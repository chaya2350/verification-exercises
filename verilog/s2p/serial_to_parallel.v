==> flow/design.v <==
module serial_to_parallel #(
    parameter WIDTH = 8,
    parameter ENDIAN = 0   
)(
    input clk,
    input rst,
    input serial_in,
    input start,
    output reg [WIDTH-1:0] parallel_out,
    output reg valid
);
    reg [WIDTH-1:0] shift_reg;
    reg [$clog2(WIDTH):0] bit_count;
    reg receiving;
    always @(posedge clk or posedge rst) begin
        if (rst) begin
            shift_reg <= 0;
            bit_count <= 0;
            valid <= 0;
            receiving <= 0;
        end else if (start) begin
            shift_reg <= 0;
            bit_count <= 0;
            valid <= 0;
            receiving <= 1;
        end else if (receiving) begin
            if (ENDIAN == 0)  
                shift_reg <= {serial_in, shift_reg[WIDTH-1:1]};
            else  
                shift_reg <= {shift_reg[WIDTH-2:0], serial_in};
            bit_count <= bit_count + 1;
            if (bit_count == WIDTH-1) begin
                valid <= 1;
                receiving <= 0;
                parallel_out <= (ENDIAN == 0) ? 
                    {serial_in, shift_reg[WIDTH-1:1]} : 
                    {shift_reg[WIDTH-2:0], serial_in};
            end
        end else begin
            valid <= 0;
        end
    end
endmodule
# ---- Step by step through the tools: serial_to_parallel
# What the tools print for serial_to_parallel, step after step.
# Line numbers count from 1 in the design file above.
# Operators carry their Yosys type and port widths (W data, S select, Z words).
# A cell with n/a has no value.
dict set report setup {
  design {serial_to_parallel}
  clock_port {clk}
  cell_library {sky130hd}
  lib_corner {tt_025C_1v80}
}

# ---- Elaborated design
# Source: Yosys, flattened and elaborated, memories not mapped. Widths are those after wreduce. Registers that Yosys merges into a memory's read port (data or address) are not register bits. Print and check cells do not count. Equal cells are merged and count once.
dict set report word_totals {
  in_bits 4
  out_inout_bits 9
  register_bits 22
}
dict set report op_classes {
  n_mux 10
  add_sub_neg 1
  n_logic 2
  eq_ne 2
  reduce_and_logical 2
}
# operator count
set ops {}
lappend ops {{$mux W8} 2}
lappend ops {{$mux W4} 2}
lappend ops {{$mux W1} 6}
lappend ops {{$add A4 B1 Y4 const B} 1}
lappend ops {{$eq A4 B3 Y1 const B} 1}
lappend ops {{$reduce_and A4 Y1} 1}
lappend ops {{$ne A3 B2 Y1 const B} 1}
lappend ops {{$not A1 Y1} 2}
lappend ops {{$reduce_bool A2 Y1} 1}

# ---- Depth
# Longest topological path by Yosys (ltp), each cell counted once; first at word level (registers and memories cut), then after technology mapping (sequential cells cut; the memories' decode and read muxes count).
dict set report logic_depth {
  depth_word 4
  abc_area 0
  depth_mapped 4
  ltp_nobuf 3
}

# ---- Mapped cells and area
# Yosys stat after the flow's synthesis: flattened, memories mapped to cells. It holds for the ABC_AREA given above (unset counts as 0); a run with the other value may have another netlist.
# cell_type count type_area_um2
set by_type {}
lappend by_type {sky130_fd_sc_hd__dfrtp_1 13 325.312}
lappend by_type {sky130_fd_sc_hd__edfxtp_1 8 240.23}
lappend by_type {sky130_fd_sc_hd__mux2i_1 8 80.077}
lappend by_type {sky130_fd_sc_hd__nor2_1 10 37.536}
lappend by_type {sky130_fd_sc_hd__mux2_4 1 15.014}
lappend by_type {sky130_fd_sc_hd__nand3b_1 2 15.014}
lappend by_type {sky130_fd_sc_hd__ha_1 1 12.512}
lappend by_type {sky130_fd_sc_hd__nand4_2 1 12.512}
lappend by_type {sky130_fd_sc_hd__buf_6 1 11.261}
lappend by_type {sky130_fd_sc_hd__a21bo_2 1 10.01}
lappend by_type {sky130_fd_sc_hd__a21oi_1 2 10.01}
lappend by_type {sky130_fd_sc_hd__xnor2_1 1 8.758}
lappend by_type {sky130_fd_sc_hd__a21o_1 1 7.507}
lappend by_type {sky130_fd_sc_hd__buf_4 1 7.507}
lappend by_type {sky130_fd_sc_hd__inv_1 2 7.507}
lappend by_type {sky130_fd_sc_hd__nand2b_1 1 6.256}
lappend by_type {sky130_fd_sc_hd__nor2b_1 1 6.256}
lappend by_type {sky130_fd_sc_hd__buf_2 1 5.005}
lappend by_type {sky130_fd_sc_hd__nor3_1 1 5.005}
dict set report synth_totals {
  ff_cells 21
  synth_area_um2 823.3
  cells 57
  buffers 3
  seq_area_um2 565.5
}

# ---- Path before layout
# Path of least setup slack by OpenSTA after synthesis, without wires, with an ideal clock, recovery checks aside; 20% of the period is set as input and as output delay. Where synthesis merged equal registers, the netlist keeps one of their names.
dict set report synth_path {
  path_type {reg2reg}
  startpoint {reg bit_count[0]}
  endpoint {reg parallel_out[0]}
  period_ns 2.85
  setup_time_ns 0.383
  path_stages 4
  path_slack_ns 1.144
  path_buffers 0
  delay_ns 1.705
  t_arrival_ns 1.322
  synth_period_reached_ns 1.706
}
# "delay_ns" = arrival - input delay + setup time.
# "path_stages" counts driving pins, that of a launching flip-flop among them; a cell with two outputs on the path counts twice.
# "synth_period_reached_ns" is the clock period less the worst setup slack; recovery checks do not enter. This is arithmetic on one report: input and output delays are still those of the set period (20% each).
# The rows between start and end are the longest chain of elaborated cells between them; the timing report does not say that the signal goes this way. Where chains are equally long, one stands for them.
# Each line given opens the expression or statement behind the cell; cells for indexed reads and writes are added by Yosys, which also makes memories of some case tables.
# At most two assigning lines are given for a register; there are more.
dict set report synth_via {
  path_cell_list {sky130_fd_sc_hd__dfrtp_1 > sky130_fd_sc_hd__ha_1 > sky130_fd_sc_hd__nand3b_1 > sky130_fd_sc_hd__nor3_1}
  elab_chain_cells 2
}
# element line_no
set synth_lines {}
lappend synth_lines {{start: declaration} 13} ;# reg [$clog2(WIDTH):0] bit_count;
lappend synth_lines {{start: assignment} 18} ;# bit_count <= 0;
lappend synth_lines {{start: assignment} 31} ;# bit_count <= bit_count + 1;
lappend synth_lines {{$eq A4 B3 Y1} 32} ;# if (bit_count == WIDTH-1) begin
lappend synth_lines {{$reduce_and A4 Y1} n/a}
lappend synth_lines {{end: assignment} 35} ;# parallel_out <= (ENDIAN == 0) ?
lappend synth_lines {{end: declaration} 9} ;# output reg [WIDTH-1:0] parallel_out,

Subject: serial_to_parallel on sky130hd, stored results

Hello all,

serial_to_parallel through Yosys and OpenROAD on sky130hd: 2 stored runs, unordered, with their settings. The constraints put input and output delay at 20% of the set period each and load the outputs with 0.01 pF.

# entry A
==> flow/run.sh <==
#!/bin/bash
# the make line also repeats the synthesis and layout settings of config.mk as NAME=value (left out here)
make -C /OpenROAD-flow-scripts/flow DESIGN_CONFIG=/design/flow/config.mk WORK_HOME=/design/flow/orfs CLKGATE_MAP_FILE= finish
==> flow/config.mk <==
export PLATFORM = sky130hd
export DESIGN_NAME = serial_to_parallel
export DESIGN_NICKNAME = serial_to_parallel
export VERILOG_FILES = /design/flow/design.v
export SDC_FILE = /design/flow/constraint.sdc
export NUM_CORES = 4
export LEC_CHECK = 0
export CAP_MARGIN = 20
export CELL_PAD_IN_SITES_GLOBAL_PLACEMENT = 3
export CORE_ASPECT_RATIO = 0.57
export CORE_MARGIN = 9
export CORE_UTILIZATION = 62
export CTS_CLUSTER_DIAMETER = 357
export MIN_ROUTING_LAYER = met2
export PLACE_DENSITY_LB_ADDON = 0.15
export SETUP_SLACK_MARGIN = -0.15
export SLEW_MARGIN = 20
==> flow/constraint.sdc <==
create_clock -name core_clock -period 3.46 [get_ports {clk}]
set_input_delay 0.6920 -clock core_clock [delete_from_list [all_inputs] [get_ports {clk}]]
set_output_delay 0.6920 -clock core_clock [all_outputs]
set_load 0.01 [all_outputs]

==> entry A: results <==
outcome="not finished: floorplanning ended with error PDN-0185"

# entry B
==> flow/run.sh <==
#!/bin/bash
# the make line also repeats the synthesis and layout settings of config.mk as NAME=value (left out here)
make -C /OpenROAD-flow-scripts/flow DESIGN_CONFIG=/design/flow/config.mk WORK_HOME=/design/flow/orfs CLKGATE_MAP_FILE= finish
==> flow/config.mk <==
export PLATFORM = sky130hd
export DESIGN_NAME = serial_to_parallel
export DESIGN_NICKNAME = serial_to_parallel
export VERILOG_FILES = /design/flow/design.v
export SDC_FILE = /design/flow/constraint.sdc
export NUM_CORES = 4
export LEC_CHECK = 0
export ABC_AREA = 0
export CAP_MARGIN = 20
export CELL_PAD_IN_SITES_GLOBAL_PLACEMENT = 3
export CORE_ASPECT_RATIO = 0.67
export CORE_MARGIN = 2
export CORE_UTILIZATION = 69
export GPL_ROUTABILITY_DRIVEN = 1
export HOLD_SLACK_MARGIN = 0.27
export MAX_ROUTING_LAYER = met4
export PLACE_DENSITY = 0.53
export SLEW_MARGIN = 5
==> flow/constraint.sdc <==
create_clock -name core_clock -period 1.5 [get_ports {clk}]
set_input_delay 0.3000 -clock core_clock [delete_from_list [all_inputs] [get_ports {clk}]]
set_output_delay 0.3000 -clock core_clock [all_outputs]
set_load 0.01 [all_outputs]

==> entry B: results <==
outcome="not finished: floorplanning ended with error PDN-0185"

Thanks
